==> flow/design.v <==
`timescale 1ns / 10ps
module uart #(
parameter BAUDRATE = 115200,
          CLK_PERIOD = 100000000
)(
    input clk,
    input reset,
    input rx,
    output logic tx,
    input logic [7:0] data_in,
    output logic [7:0] data_out,
    input run,
    output logic tx_ready,
    output logic rx_ready
    );
integer counter;
integer tx_bit_counter;
integer rx_bit_counter;
logic baud_strobe;
logic run_flag;
logic [8:0] data2send;
logic [7:0] data_received;
typedef enum { st_idle, st_send, st_fin } uart_fsm;
uart_fsm tx_fsm, rx_fsm;
assign data_out = counter;
    always_ff@(posedge(clk),posedge(reset)) begin
        if (reset) begin
            counter <= 0;
            baud_strobe <= 0;
        end
        else begin
            if (run_flag == 1) begin
                if (counter == CLK_PERIOD/(BAUDRATE)) begin
                    counter <= 0;
                    baud_strobe <= 1'b1;
                end
                else begin
                    baud_strobe <= 1'b0;
                    counter <= counter + 1;
                end
            end
            else
                counter <= 0;
        end
    end
    always_ff@(posedge(clk),posedge(reset)) begin 
        if (reset) begin
            tx_fsm <= st_idle;
            run_flag <= 0;
            tx <= 1'b1;
            tx_bit_counter <= 0;
            data2send <= 0;
            tx_ready <= 1'b1;
        end
        else begin    
            case(tx_fsm)
                st_idle: begin
                    if (run == 1) begin
                        tx_fsm <=st_send;
                        run_flag <= 1;
                        data2send <= {1'b0, data_in};
                        tx_ready <= 0;
                        tx <= 1'b0;
                        tx_bit_counter <= 0;
                    end
                end
                st_send: 
                    if (baud_strobe == 1) begin
                        if (tx_bit_counter == 8)
                            tx_fsm <= st_fin;
                        else begin
                            tx <= data2send[tx_bit_counter];
                            tx_bit_counter <= tx_bit_counter + 1;
                        end
                    end
                st_fin: begin
                    tx <= 1'b1;
                    if (baud_strobe == 1) begin
                        tx_fsm <= st_idle;
                        run_flag <= 0;
                        tx_ready <= 1;
                    end
                end
            endcase
        end
    end
endmodule
---- Reports on uart ----
Tool output for the design above, in the order of the flow.
Lines are those of the file above, counted from 1.
Cell names lack the library's common part.
The mark n/a stands for no value.
set-up
  top ..................................... uart
  clock ................................... clk
  standard-cell library ................... sky130hd
  corner .................................. tt_025C_1v80

---- Elaborated design ----
Counts by Yosys on the flattened word-level netlist (proc, flatten, opt, wreduce; memories kept). Register bits leave out memories and registers merged into their read ports (data or address). Print and check cells are left out. Cells with the same type and inputs are merged into one.
cells by class
  reductions and logical operators ........ 9
  shift operators ......................... 1
  $add $sub $neg .......................... 2
  equal/unequal tests ..................... 9
  multiplexer cells ....................... 21
operators by type and width
  cell                                                        count
  32-bit two-way mux                                          9
  32-bit parallel mux with 3-bit select                       1
  32-bit by 2-bit adder with 32-bit output with constant B    2
  32-bit parallel mux with 2-bit select                       1
  32-bit by 1-bit == test with 1-bit output with constant B   1
  32-bit by 11-bit == test with 1-bit output with constant B  1
  32-bit by 2-bit == test with 1-bit output with constant B   1
  32-bit by 5-bit == test with 1-bit output with constant B   1
  32-bit logical NOT                                          1
  9-bit by 32-bit variable part select with 1-bit output      1
  2-bit inequality test with constant B                       5
  4-bit AND reduction                                         2
  1-bit two-way mux                                           7
  5-bit AND reduction                                         1
  2-bit nonzero test                                          2
  1-bit parallel mux with 2-bit select                        2
  3-bit AND reduction                                         1
  3-bit nonzero test                                          1
  1-bit parallel mux with 3-bit select                        1
  2-bit AND reduction                                         1
bit counts
  input port bits ......................... 12
  flip-flop bits (word level) ............. 108

---- Logic depth ----
Depth = most cells in a row (Yosys ltp): at word level without a register or memory, in the mapped netlist without a sequential cell, where the memories' decode and read muxes count.
depth
  word-level depth ........................ 4
  ABC_AREA ................................ 0
  gate-level depth with buffers ........... 10

---- Netlist ----
Yosys stat after the flow's synthesis: flattened, memories mapped to cells. It holds for the ABC_AREA given above (unset counts as 0); a run with the other value may have another netlist.
The area totals of this step are shown rounded.
cell types
  type     count  total area (um^2)
  dfrtp_1  76     1.9E+03
  nand2_1  39     146.39
  nor2_1   37     138.883
  nand3_1  27     135.13
  xnor2_1  14     122.618
  xor2_1   14     122.618
  nand4_1  19     118.864
  a21oi_1  23     115.11
  nor4_1   18     112.608
  mux2i_1  10     100.096
  mux2_2   8      90.086
  o31ai_1  12     90.086
  dfstp_2  3      78.826
  buf_4    10     75.072
  or4_1    10     75.072
  inv_1    19     71.318
  and3_1   9      56.304
  nor4b_1  6      52.55
Not listed: further types 34, cells in them 84.
synthesis totals
  synthesis area .......................... 4223 um^2
  mapped flip-flops ....................... 79
  cells in the netlist .................... 438

---- Worst setup path after synthesis ----
OpenSTA on the mapped netlist: ideal clock, no wires. The path of least setup slack (recovery checks aside). Input and output delay are each 20% of the period. Register names are those of the netlist, which keeps one name where synthesis merged equal registers.
path post-synthesis
  kind .................................... reg2reg
  start point ............................. reg counter[0]
  end point ............................... reg counter[24]
  stages .................................. 8
  launch time at the first pin ............ 0 ps
  path delay .............................. 2090 ps
  required time ........................... 2198 ps
  buffers on the path ..................... 1
  setup time .............................. 132 ps
  period .................................. 2330 ps
  setup slack ............................. 240 ps
  arrival time ............................ 1958 ps
  synthesis period reached ................ 2090 ps
"path delay" = arrival - input delay + setup time.
"stages": output pins that drive a net of the path, with the launching flip-flop's if there is one; two outputs of one cell count as two.
"synthesis period reached" is the clock period less the worst setup slack; recovery checks do not enter. This is arithmetic on one report: input and output delays are still those of the set period (20% each).
Between the ends stands the longest chain of elaborated cells between them, by number of cells; it is not shown to be the way that was timed. Of several equally long chains one is given.
Each line given opens the expression or statement behind the cell; cells for indexed reads and writes are added by Yosys, which also makes memories of some case tables.
A register here has more assigning lines than the two given.
on the way, post-synthesis
  cells stage by stage .................... dfrtp_1 -> ha_1 -> nand4_2 -> or4_4 -> buf_6 -> nor4_1 -> xnor2_1 -> nor2_2
  length of the longest elaborated chain .. 3
  elaborated cells on any way between the ends .. 4
  source lines of those cells ............. 3
  classes of those cells .................. 1 x add/sub; 1 x eq/ne; 2 x mux
RTL lines, path post-synthesis
  element                                   line  text
  from (decl)                               16    integer counter;
  from (assign)                             28    counter <= 0;
  from (assign)                             39    counter <= counter + 1;
  32-bit by 2-bit adder with 32-bit output  39
  32-bit two-way mux                        33    if (counter == CLK_PERIOD/(BAUDRATE)) begin
  32-bit two-way mux                        32    if (run_flag == 1) begin
  to (assign)                               34    counter <= 0;
  to (assign)                               39
  to (decl)                                 16

---- Timing after layout ----
From the final timing report of flow run 1: the path of least setup slack in the routed layout; clock arrival at registers is part of the times.
The path's times are printed in steps of 10 ps; the period is the one set.
path post-layout
  kind .................................... reg2reg
  start point ............................. reg tx_bit_counter[0]
  end point ............................... reg tx_bit_counter[30]
  period .................................. 3700 ps
  setup time .............................. 100 ps
  setup slack ............................. 1110 ps
  buffers on the path ..................... 0
  stages .................................. 7
  required time ........................... 3960 ps
  launch time at the first pin ............ 360 ps
  arrival time ............................ 2850 ps
Between the ends stands the longest chain of elaborated cells between them, by number of cells; it is not shown to be the way that was timed. Of several equally long chains one is given.
A register here has more assigning lines than the two given.
on the way, post-layout
  cells stage by stage .................... dfrtp_1 -> ha_1 -> nand4_1 -> or4b_1 -> nor3_2 -> a31oi_1 -> a41o_1
  length of the longest elaborated chain .. 4
  elaborated cells on any way between the ends .. 7
  source lines of those cells ............. 4
  classes of those cells .................. 1 x add/sub; 2 x eq/ne; 3 x mux; 1 x reduce/logical
RTL lines, path post-layout
  element                                   line  text
  from (decl)                               17    integer tx_bit_counter;
  from (assign)                             51    tx_bit_counter <= 0;
  from (assign)                             73    tx_bit_counter <= tx_bit_counter + 1;
  32-bit by 2-bit adder with 32-bit output  73
  32-bit two-way mux                        69    if (tx_bit_counter == 8)
  32-bit two-way mux                        68    if (baud_strobe == 1) begin
  32-bit parallel mux with 2-bit select     56    case(tx_fsm)
  to (assign)                               51
  to (assign)                               73
  to (decl)                                 17

Settings and measured results of 2 stored flow runs for module uart (sky130hd), not sorted in any way. The constraints put input and output delay at 20% of the set period each and load the outputs with 0.01 pF.
By "achieved clock period" is meant the clock period of the run minus its worst setup slack. This is arithmetic on one report: input and output delays are still those of the set period (20% each).
"total design power": no workload was simulated; the value follows from the tool's default switching activity.
Values from the reports are rounded here.

======== flow run 1 ========
==> flow/run.sh <==
#!/bin/bash
# the make line also repeats the synthesis and layout settings of config.mk as NAME=value (left out here)
make -C /OpenROAD-flow-scripts/flow DESIGN_CONFIG=/design/flow/config.mk WORK_HOME=/design/flow/orfs CLKGATE_MAP_FILE= finish
==> flow/config.mk <==
export PLATFORM = sky130hd
export DESIGN_NAME = uart
export DESIGN_NICKNAME = uart
export VERILOG_FILES = /design/flow/design.v
export SDC_FILE = /design/flow/constraint.sdc
export NUM_CORES = 4
export LEC_CHECK = 0
export CAP_MARGIN = 30
export CELL_PAD_IN_SITES_GLOBAL_PLACEMENT = 0
export CORE_ASPECT_RATIO = 1.52
export CORE_MARGIN = 10
export CORE_UTILIZATION = 68
export CTS_CLUSTER_SIZE = 69
export HOLD_SLACK_MARGIN = 0.07
export MAX_ROUTING_LAYER = met4
export PLACE_DENSITY_LB_ADDON = 0.16
export SETUP_SLACK_MARGIN = 0.78
export SLEW_MARGIN = 20
==> flow/constraint.sdc <==
create_clock -name core_clock -period 3.7 [get_ports {clk}]
set_input_delay 0.7400 -clock core_clock [delete_from_list [all_inputs] [get_ports {clk}]]
set_output_delay 0.7400 -clock core_clock [all_outputs]
set_load 0.01 [all_outputs]

-------- measured, flow run 1 --------
  achieved clock period ................... 2594 ps
  lowest setup slack ...................... 1106 ps
  total design power ...................... 1918 µW
  synthesis area .......................... 4223 um^2
  setup TNS ............................... 0 ps
  area of the standard cells in the finished layout .. 4604 um^2
  lowest hold slack ....................... 480 ps
  die footprint ........................... 9832 um^2

======== flow run 2 ========
==> flow/run.sh <==
#!/bin/bash
# the make line also repeats the synthesis and layout settings of config.mk as NAME=value (left out here)
make -C /OpenROAD-flow-scripts/flow DESIGN_CONFIG=/design/flow/config.mk WORK_HOME=/design/flow/orfs CLKGATE_MAP_FILE= finish
==> flow/config.mk <==
export PLATFORM = sky130hd
export DESIGN_NAME = uart
export DESIGN_NICKNAME = uart
export VERILOG_FILES = /design/flow/design.v
export SDC_FILE = /design/flow/constraint.sdc
export NUM_CORES = 4
export LEC_CHECK = 0
export CAP_MARGIN = 20
export CORE_MARGIN = 2
export CORE_UTILIZATION = 40
export SETUP_SLACK_MARGIN = 0.61
export SLEW_MARGIN = 20
==> flow/constraint.sdc <==
create_clock -name core_clock -period 2.41 [get_ports {clk}]
set_input_delay 0.4820 -clock core_clock [delete_from_list [all_inputs] [get_ports {clk}]]
set_output_delay 0.4820 -clock core_clock [all_outputs]
set_load 0.01 [all_outputs]

-------- measured, flow run 2 --------
  achieved clock period ................... 2015 ps
  lowest setup slack ...................... 395 ps
  total design power ...................... 3232 µW
  synthesis area .......................... 4223 um^2
  setup TNS ............................... 0 ps
  area of the standard cells in the finished layout .. 6021 um^2
  lowest hold slack ....................... 490 ps
  die footprint ........................... 11390 um^2
