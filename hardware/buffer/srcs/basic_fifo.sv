==> flow/design.v <==
`timescale 1ns / 10ps
module basic_fifo #(
parameter N_BIT = 8
)(
    input clk, reset,
    input en, read_val,
    input logic [N_BIT-1:0] data_in,
    output logic [N_BIT-1:0] data_out,
    output logic overflowed,
    output logic is_empty
    );
logic [N_BIT-1:0] data_mem [31:0];
integer pointer_in, pointer_out;
always_ff@(posedge(clk), posedge(reset)) begin
    if (reset) begin
        pointer_in <= 0;
        pointer_out <= 0;
        overflowed <= 1'b0;
        is_empty <= 1'b1;
    end
    else begin
        if ((pointer_out - pointer_in) >= 31) begin
            overflowed <= 1'b1;
        end
        else begin
            overflowed <= 1'b0;
            if (en) begin
            pointer_in <= pointer_in + 1;
            data_mem[pointer_in] <= data_in;
            end
        end
        if (pointer_in != pointer_out) begin
            if (read_val) begin
            data_out <= data_mem[pointer_out];
            pointer_out <= pointer_out + 1;
            end
            is_empty <= 1'b0;
        end
        else is_empty <= 1'b1;
    end
end
endmodule
======== From RTL to reports: basic_fifo ========
What the tools print for basic_fifo, step after step.
Line numbers count from 1 in the design file above.
Cell names lack the library's common part.
Not given: --
inputs
  top ..................................... basic_fifo
  clock input ............................. clk
  standard-cell library ................... sky130hd
  library corner .......................... tt_025C_1v80

======== Word level ========
Source: Yosys, flattened and elaborated. Widths are those after wreduce. Registers that Yosys merges into a memory's read port (data or address) are not register bits. Print and check cells do not count. Equal cells are merged and count once.
storage and ports
  output and inout port bits .............. 10
  bits of input ports ..................... 12
  elaborated cells ........................ 146
  register bits after elaboration ......... 330
cells by class
  eq/ne operators ......................... 63
  $add $sub $neg .......................... 3
  muxes and demuxes ....................... 3
  bitwise gates (word level) .............. 2
  reductions and logical operators ........ 37
  $lt $le $gt $ge ......................... 1
operators by type and width
  kind                                                                 number
  case mux 8 bit (select 32 bit)                                       1
  equality test 5 bit (second input constant)                          32
  AND reduction 4 bit                                                  32
  equality test 5 x 4 -> 1 bit (second input constant)                 16
  adder 32 x 2 -> 32 bit (second input constant)                       2
  equality test 5 x 3 -> 1 bit (second input constant)                 8
  subtractor 32 bit                                                    1
  inequality test 32 bit                                               1
  greater-or-equal comparator 32 x 6 -> 1 bit (second input constant)  1
  equality test 5 x 2 -> 1 bit (second input constant)                 4
  equality test 5 x 1 -> 1 bit (second input constant)                 2
  logical NOT 5 bit                                                    2
  AND reduction 2 bit                                                  2
  AND reduction 3 bit                                                  1
  NOT 1 bit                                                            2
  two-way mux 1 bit                                                    2

======== Depth ========
Yosys ltp: most cells in a row. Word level: on the elaborated netlist, between registers, memories and ports. Mapped: between sequential cells and ports; inverters and the memories' decode and read muxes count.
depth
  word-level depth ........................ 4
  ABC_AREA ................................ 0
  mapped depth ............................ 17

======== Netlist ========
Source: synth_stat.txt of the flow (Yosys; design flattened, memories mapped). It holds for the ABC_AREA given above (unset counts as 0); a run with the other value may have another netlist.
mapped netlist
  buffer cells ............................ 32
  sequential part of the area ............. 9580.4 um2
  mapped flip-flops ....................... 330
  mapped cells ............................ 1184
  cell area after synthesis ............... 15061.9 um2
cell types
  cell      number  area in all (um2)
  edfxtp_1  264     7.93E+03
  dfrtp_1   65      1626.56
  ha_1      43      538.016
  a22oi_1   61      457.939
  xnor2_1   48      420.403
  nor2_1    93      349.085
  nand2_1   78      292.781
  nand3_1   51      255.245
  a21oi_1   45      225.216
  nor3_1    44      220.211
  a221oi_1  25      218.96
  nand4_1   32      200.192
  inv_1     49      183.926
  a22o_1    20      175.168
  xor2_1    20      175.168
  o21ai_0   31      155.149
  nor4_1    21      131.376
  a222oi_1  10      100.096
Other cell types: 56; their cells: 184.

======== Worst setup path after synthesis ========
Path of least setup slack by OpenSTA after synthesis, without wires, with an ideal clock, recovery checks aside; 20% of the period is set as input and as output delay. Where synthesis merged equal registers, the netlist keeps one of their names.
path after synthesis
  kind .................................... flip-flop to flip-flop
  from .................................... register pointer_out[0]
  to ...................................... register data_mem[20][0]
  buffers on the path ..................... 2
  data required time ...................... 6.725 ns
  slack ................................... 2.247 ns
  clock period ............................ 7.12 ns
  driving pins on the path ................ 16
  arrival time ............................ 4.478 ns
  path delay .............................. 4.873 ns
  synthesis period reached ................ 4.873 ns
"path delay" = arrival - input delay + setup time.
"driving pins on the path" counts driving pins, that of a launching flip-flop among them; a cell with two outputs on the path counts twice.
"synthesis period reached" is the clock period less the worst setup slack; recovery checks do not enter. This is arithmetic on one report: input and output delays are still those of the set period (20% each).
The rows between start and end are the longest chain of elaborated cells between them; the timing report does not say that the signal goes this way. Where chains are equally long, one stands for them.
A line is the first line of the expression or statement that the cell stems from. Yosys adds cells for indexed reads and writes and turns some case tables into memories.
Lines with a computed index may be missing from the assigning lines.
on the way, after synthesis
  path through ............................ dfrtp_1 > inv_1 > ha_1 > fa_1 > and2b_1 > o31ai_2 > a2111o_1 > a2111oi_4 > nor2_1 > a21o_1 > or4_4 > nor4b_4 > nor2_2 > buf_6 > buf_2 > nor4_1
  cells in the longest elaborated chain ... 4
RTL lines, path after synthesis
  element                                      RTL line  text
  start: declaration                           13        integer pointer_in, pointer_out;
  start: assignment                            17        pointer_out <= 0;
  start: assignment                            35        pointer_out <= pointer_out + 1;
  subtractor 32 bit                            22        if ((pointer_out - pointer_in) >= 31) begin
  greater-or-equal comparator 32 x 6 -> 1 bit  22
  NOT 1 bit                                    --
  AND reduction 4 bit                          --
  end: declaration                             12        logic [N_BIT-1:0] data_mem [31:0];

======== Timing after layout ========
From the final timing report of flow run A: the path of least setup slack in the routed layout; clock arrival at registers is part of the times.
path post-layout
  kind .................................... flip-flop to flip-flop
  from .................................... register pointer_in[2]
  to ...................................... register data_mem[16][0]
  slack ................................... 4.22 ns
  arrival time ............................ 5.96 ns
  buffers on the path ..................... 1
  data required time ...................... 10.18 ns
  clock period ............................ 10.0 ns
  driving pins on the path ................ 14
The rows between start and end are the longest chain of elaborated cells between them; the timing report does not say that the signal goes this way. Where chains are equally long, one stands for them.
Lines with a computed index may be missing from the assigning lines.
on the way, post-layout
  path through ............................ dfrtp_1 > inv_1 > ha_1 > and2b_1 > o31ai_2 > a32oi_1 > a211o_1 > a21o_1 > a2111oi_0 > o2111ai_1 > nor4b_4 > nor2_4 > buf_4 > nor3_1
  cells in the longest elaborated chain ... 4
RTL lines, path post-layout
  element                                      RTL line  text
  start: declaration                           13        integer pointer_in, pointer_out;
  start: assignment                            16        pointer_in <= 0;
  start: assignment                            28        pointer_in <= pointer_in + 1;
  subtractor 32 bit                            22        if ((pointer_out - pointer_in) >= 31) begin
  greater-or-equal comparator 32 x 6 -> 1 bit  22
  NOT 1 bit                                    --
  AND reduction 4 bit                          --
  end: declaration                             12        logic [N_BIT-1:0] data_mem [31:0];

Add stored flow runs of basic_fifo

Record of 2 stored runs of the RTL-to-layout flow on basic_fifo, platform sky130hd. The runs are unordered. Constraints: input delay and output delay 20% of the set period each, output load 0.01 pF.
"achieved clock period (ns)" = clock period - worst setup slack. The figure is calculated, with input and output delays left at 20% of the set period.
"worst setup path time (ns)": the worst setup path's part of the clock period (all of it between registers, 20% less for each end at a port) less its slack. A launch clock that arrives late makes it longer, a capture clock that arrives late makes it shorter.
"finish__power__total" rests on the timing tool's default activity at the inputs, not on a simulated workload.

Flow files of flow run A
==> flow/run.sh <==
#!/bin/bash
# the make line also repeats the synthesis and layout settings of config.mk as NAME=value (left out here)
make -C /OpenROAD-flow-scripts/flow DESIGN_CONFIG=/design/flow/config.mk WORK_HOME=/design/flow/orfs CLKGATE_MAP_FILE= finish
==> flow/config.mk <==
export PLATFORM = sky130hd
export DESIGN_NAME = basic_fifo
export DESIGN_NICKNAME = basic_fifo
export VERILOG_FILES = /design/flow/design.v
export SDC_FILE = /design/flow/constraint.sdc
export NUM_CORES = 4
export LEC_CHECK = 0
export CAP_MARGIN = 20
export CELL_PAD_IN_SITES_GLOBAL_PLACEMENT = 1
export CORE_ASPECT_RATIO = 1.91
export CORE_MARGIN = 5
export CORE_UTILIZATION = 48
export HOLD_SLACK_MARGIN = 0.27
export PLACE_DENSITY_LB_ADDON = 0.29
export SLEW_MARGIN = 20
export TNS_END_PERCENT = 25
==> flow/constraint.sdc <==
create_clock -name core_clock -period 10.0 [get_ports {clk}]
set_input_delay 2.0000 -clock core_clock [delete_from_list [all_inputs] [get_ports {clk}]]
set_output_delay 2.0000 -clock core_clock [all_outputs]
set_load 0.01 [all_outputs]

report of flow run A
yosys chip area after synthesis (um^2): 15061.9
finish__design__die__area: 35208.4
finish__design__instance__area__stdcell: 16881.2
finish__design__instance__utilization: 0.5453
finish__timing__setup__ws: 4.216
finish__timing__setup__tns: 0.000
finish__timing__hold__ws: 0.488
finish__power__total: 3.979e-03
achieved clock period (ns): 5.784
worst setup path time (ns): 5.78
worst setup path kind: flip-flop to flip-flop

Flow files of flow run B
==> flow/run.sh <==
#!/bin/bash
# the make line also repeats the synthesis and layout settings of config.mk as NAME=value (left out here)
make -C /OpenROAD-flow-scripts/flow DESIGN_CONFIG=/design/flow/config.mk WORK_HOME=/design/flow/orfs CLKGATE_MAP_FILE= finish
==> flow/config.mk <==
export PLATFORM = sky130hd
export DESIGN_NAME = basic_fifo
export DESIGN_NICKNAME = basic_fifo
export VERILOG_FILES = /design/flow/design.v
export SDC_FILE = /design/flow/constraint.sdc
export NUM_CORES = 4
export LEC_CHECK = 0
export CAP_MARGIN = 20
export CELL_PAD_IN_SITES_DETAIL_PLACEMENT = 0
export CORE_MARGIN = 6
export CORE_UTILIZATION = 41
export CTS_CLUSTER_DIAMETER = 267
export GPL_ROUTABILITY_DRIVEN = 0
export GPL_TIMING_DRIVEN = 0
export PLACE_DENSITY_LB_ADDON = 0.16
export SETUP_SLACK_MARGIN = -0.07
export SLEW_MARGIN = 20
==> flow/constraint.sdc <==
create_clock -name core_clock -period 6.25 [get_ports {clk}]
set_input_delay 1.2500 -clock core_clock [delete_from_list [all_inputs] [get_ports {clk}]]
set_output_delay 1.2500 -clock core_clock [all_outputs]
set_load 0.01 [all_outputs]

report of flow run B
yosys chip area after synthesis (um^2): 15061.9
finish__design__die__area: 41479.4
finish__design__instance__area__stdcell: 17444.2
finish__design__instance__utilization: 0.4869
finish__timing__setup__ws: 0.083
finish__timing__setup__tns: 0.000
finish__timing__hold__ws: 0.474
finish__power__total: 6.565e-03
achieved clock period (ns): 6.167
worst setup path time (ns): 6.17
worst setup path kind: flip-flop to flip-flop
