==> flow/design.v <==
`timescale 1ns / 1ps
module main_handler #(
    parameter N_BIT = 8
)(
    input clk, reset,
    input trig_start,
    input uart_ready,
    input logic [N_BIT-1:0] data_aq,
    output logic [7:0] data_out,
    output logic data_ready,
    output logic req_data
    );
typedef enum {st_idle,st_send} aq_fsm_type;
aq_fsm_type aq_fsm;
localparam BYTECOUNTER = (N_BIT/8) + 1*((N_BIT%8)>0);
integer bytecount;
logic [N_BIT-1:0] data_mem;
integer i;
always_ff@(posedge(clk),posedge(reset)) begin
    if (reset) begin
        data_ready <= 1'b0;
        aq_fsm <= st_idle;
        bytecount <= 0;
        data_mem <= 0;
        req_data <= 0;
    end
    else begin
        case(aq_fsm)
            st_idle: begin
                data_ready <= 1'b0;
                if (trig_start == 1'b1)
                    aq_fsm <= st_send;
                    req_data <= 1;
            end
            st_send: begin
                req_data <= 0;
                data_mem <= data_aq;
                if (uart_ready) begin
                    data_ready <= 1'b1;
                    if (bytecount == (BYTECOUNTER - 1)) begin
                        bytecount <= 0;
                        aq_fsm <= st_idle;
                        data_out <= {data_mem[7:(N_BIT%8)], {(N_BIT%8){1'b0}}};
                    end else begin
                        bytecount <= bytecount + 1;
                        data_out <= data_mem[(N_BIT-1-8*bytecount)-:8];
                    end
                end else data_ready <= 1'b0;
            end
        endcase
    end
end
endmodule
**Tool chain data of main_handler**

Tool output for the design above, in the order of the flow.
Line numbers count from 1 in the design file above.
Operators: Yosys type, input widths -> output width; for muxes data width and select width s.
A cell with n/a has no value.

- Design top: main_handler
- Clock: clk
- Cell library: sky130hd
- Timing corner: tt_025C_1v80

**After elaboration**

Counts by Yosys on the flattened word-level netlist (proc, flatten, opt, wreduce; memories kept). Register bits leave out memories and registers merged into their read ports (data or address). Print and check cells are left out. Cells with the same type and inputs are merged into one.

- Output and inout port bits: 10
- Register bits after elaboration: 82

- Reductions and logical operators: 6
- Eq/ne operators: 4
- Shift-type cells: 1
- Add/sub/neg operators: 4
- Bitwise logic cells: 1
- Muxes and demuxes: 9

Operators with widths:

| cell | number |
|---|---|
| $mux 32 | 4 |
| $add 32x2->32 const B | 2 |
| $logic_not 32->1 | 2 |
| $pmux 32 s2 | 1 |
| $eq 32x1->1 const B | 1 |
| $sub 32x5->32 const B | 1 |
| $sub 4x32->32 const A | 1 |
| $shiftx 8x32->8 | 1 |
| $mux 8 | 1 |
| $ne 2x2->1 const B | 3 |
| $reduce_and 4->1 | 1 |
| $pmux 1 s2 | 2 |
| $reduce_and 3->1 | 1 |
| $reduce_and 2->1 | 1 |
| $reduce_bool 2->1 | 1 |
| $not 1->1 | 1 |
| $mux 1 | 1 |

**Logic depth**

Yosys ltp: most cells in a row. Word level: on the elaborated netlist, between registers, memories and ports. Mapped: between sequential cells and ports; inverters and the memories' decode and read muxes count.

- Word-level depth: 5
- ABC_AREA: 0
- Mapped depth: 6
- Depth with buffers taken out: 6

**Synthesis result**

Source: synth_stat.txt of the flow (Yosys; design flattened, memories mapped). It holds for the ABC_AREA given above (unset counts as 0); a run with the other value may have another netlist.
Totals and module areas in this step are rounded.

Cells by type:

| cell | number |
|---|---|
| sky130_fd_sc_hd__dfrtp_1 | 43 |
| sky130_fd_sc_hd__edfxtp_1 | 8 |
| sky130_fd_sc_hd__xnor2_1 | 17 |
| sky130_fd_sc_hd__xor2_1 | 12 |
| sky130_fd_sc_hd__mux2_2 | 8 |
| sky130_fd_sc_hd__nor3_2 | 7 |
| sky130_fd_sc_hd__nand2_1 | 17 |
| sky130_fd_sc_hd__and2_1 | 8 |
| sky130_fd_sc_hd__nand3_1 | 10 |
| sky130_fd_sc_hd__nand4_1 | 8 |
| sky130_fd_sc_hd__nor4_2 | 4 |
| sky130_fd_sc_hd__inv_1 | 12 |
| sky130_fd_sc_hd__nor4_1 | 7 |
| sky130_fd_sc_hd__nor2_1 | 8 |
| sky130_fd_sc_hd__nor3_1 | 6 |
| sky130_fd_sc_hd__o21ai_0 | 6 |
| sky130_fd_sc_hd__and4_1 | 3 |
| sky130_fd_sc_hd__dfstp_2 | 1 |

Not listed: further types 14, cells in them 16.

- Cell area after synthesis: 2360 um2
- Mapped flip-flops: 52
- Buffers: 3
- Mapped cells: 201
- Area of sequential cells: 1340 um2

**Timing after synthesis**

OpenSTA on the mapped netlist: ideal clock, no wires. The path of least setup slack (recovery checks aside). Input and output delay are each 20% of the period. Register names are those of the netlist, which keeps one name where synthesis merged equal registers.

- Path kind: reg2reg
- Start point: reg bytecount[8]
- End point: reg bytecount[19]
- Period: 2.37 ns
- Launch time at the first pin: 0.000 ns
- Path buffers: 2
- Arrival time: 1.630 ns
- Library setup time: 0.124 ns
- Slack: 0.616 ns
- Required time: 2.246 ns
- Stages: 7
- Delay of the path: 1.754 ns
- Period reached after synthesis: 1.754 ns

"delay of the path" is the arrival time less input delay plus setup time.
"stages": output pins that drive a net of the path, with the launching flip-flop's if there is one; two outputs of one cell count as two.
"period reached after synthesis" is the clock period less the worst setup slack; recovery checks do not enter. This is arithmetic on one report: input and output delays are still those of the set period (20% each).
Between the ends stands the longest chain of elaborated cells between them, by number of cells; it is not shown to be the way that was timed. Of several equally long chains one is given.
A line is the first line of the expression or statement that the cell stems from. Yosys adds cells for indexed reads and writes and turns some case tables into memories.
A register here has more assigning lines than the two given.

- Cells stage by stage: sky130_fd_sc_hd__dfrtp_1 > sky130_fd_sc_hd__nand4_2 > sky130_fd_sc_hd__or4_1 > sky130_fd_sc_hd__buf_4 > sky130_fd_sc_hd__buf_6 > sky130_fd_sc_hd__nand3b_1 > sky130_fd_sc_hd__xnor2_1
- Length of the longest elaborated chain: 2
- Elaborated cells on any way between the ends: 3

RTL lines, path post-synthesis:

| what | RTL line | source |
|---|---|---|
| start: declaration | 16 | `integer bytecount;` |
| start: assignment | 23 | `bytecount <= 0;` |
| start: assignment | 45 | `bytecount <= bytecount + 1;` |
| $add 32x2->32 | 45 |  |
| $mux 32 | 40 | `if (bytecount == (BYTECOUNTER - 1)) begin` |
| end: assignment | 41 | `bytecount <= 0;` |
| end: assignment | 45 |  |
| end: declaration | 16 |  |

**Path in the finished layout**

From the final timing report of record 1: the path of least setup slack in the routed layout; clock arrival at registers is part of the times.

- Path kind: reg2reg
- Start point: reg bytecount[2]
- End point: reg bytecount[23]
- Required time: 3.70 ns
- Path buffers: 0
- Launch time at the first pin: 0.29 ns
- Library setup time: 0.07 ns
- Period: 3.48 ns
- Stages: 5
- Arrival time: 2.42 ns
- Slack: 1.27 ns

Between the ends stands the longest chain of elaborated cells between them, by number of cells; it is not shown to be the way that was timed. Of several equally long chains one is given.
A register here has more assigning lines than the two given.

- Cells stage by stage: sky130_fd_sc_hd__dfrtp_1 > sky130_fd_sc_hd__nand4_2 > sky130_fd_sc_hd__or4_1 > sky130_fd_sc_hd__nor4_2 > sky130_fd_sc_hd__xor2_1
- Length of the longest elaborated chain: 2
- Elaborated cells on any way between the ends: 3

RTL lines, path post-layout:

| what | RTL line | source |
|---|---|---|
| start: declaration | 16 | `integer bytecount;` |
| start: assignment | 23 | `bytecount <= 0;` |
| start: assignment | 45 | `bytecount <= bytecount + 1;` |
| $add 32x2->32 | 45 |  |
| $mux 32 | 40 | `if (bytecount == (BYTECOUNTER - 1)) begin` |
| end: assignment | 41 | `bytecount <= 0;` |
| end: assignment | 45 |  |
| end: declaration | 16 |  |

Memo
Re: implementation data of main_handler

Module main_handler, platform sky130hd: 2 stored runs of the flow (Yosys, OpenROAD) with differing settings, in no particular order. Input and output delays are each 20% of the period that was set; the output load is 0.01 pF.
"total design power" is the tool's figure for a default switching activity; nothing was simulated.
The results are shown rounded.

### Record 1

Settings: `period_ns=3.48`, `CORE_UTILIZATION=16`, `SETUP_SLACK_MARGIN=-0.25`, `PLACE_DENSITY=0.95`, `CELL_PAD_IN_SITES_GLOBAL_PLACEMENT=3`, `CELL_PAD_IN_SITES_DETAIL_PLACEMENT=0`, `GPL_TIMING_DRIVEN=1`, `CTS_CLUSTER_DIAMETER=67`, `CAP_MARGIN=0`, `MAX_ROUTING_LAYER=met5`, `CORE_MARGIN=2`, `SLEW_MARGIN=20`

- Area inside the die boundary: 15800 um2
- Post-layout utilization: 20.4 %
- Post-synthesis cell area: 2360 um2
- Worst setup slack after layout: 1.27 ns
- Setup TNS: 0.000 ns
- Total design power: 1390 µW

### Record 2

Settings: `period_ns=1.59`, `CORE_UTILIZATION=25`, `PLACE_DENSITY_LB_ADDON=0.1`, `CORE_MARGIN=4`, `GPL_TIMING_DRIVEN=1`, `GPL_ROUTABILITY_DRIVEN=1`, `CTS_CLUSTER_SIZE=10`, `CTS_CLUSTER_DIAMETER=389`, `CAP_MARGIN=15`, `SLEW_MARGIN=25`

- Area inside the die boundary: 11100 um2
- Post-layout utilization: 39.7 %
- Post-synthesis cell area: 2360 um2
- Worst setup slack after layout: -0.196 ns
- Setup TNS: -1.70 ns
- Total design power: 3320 µW
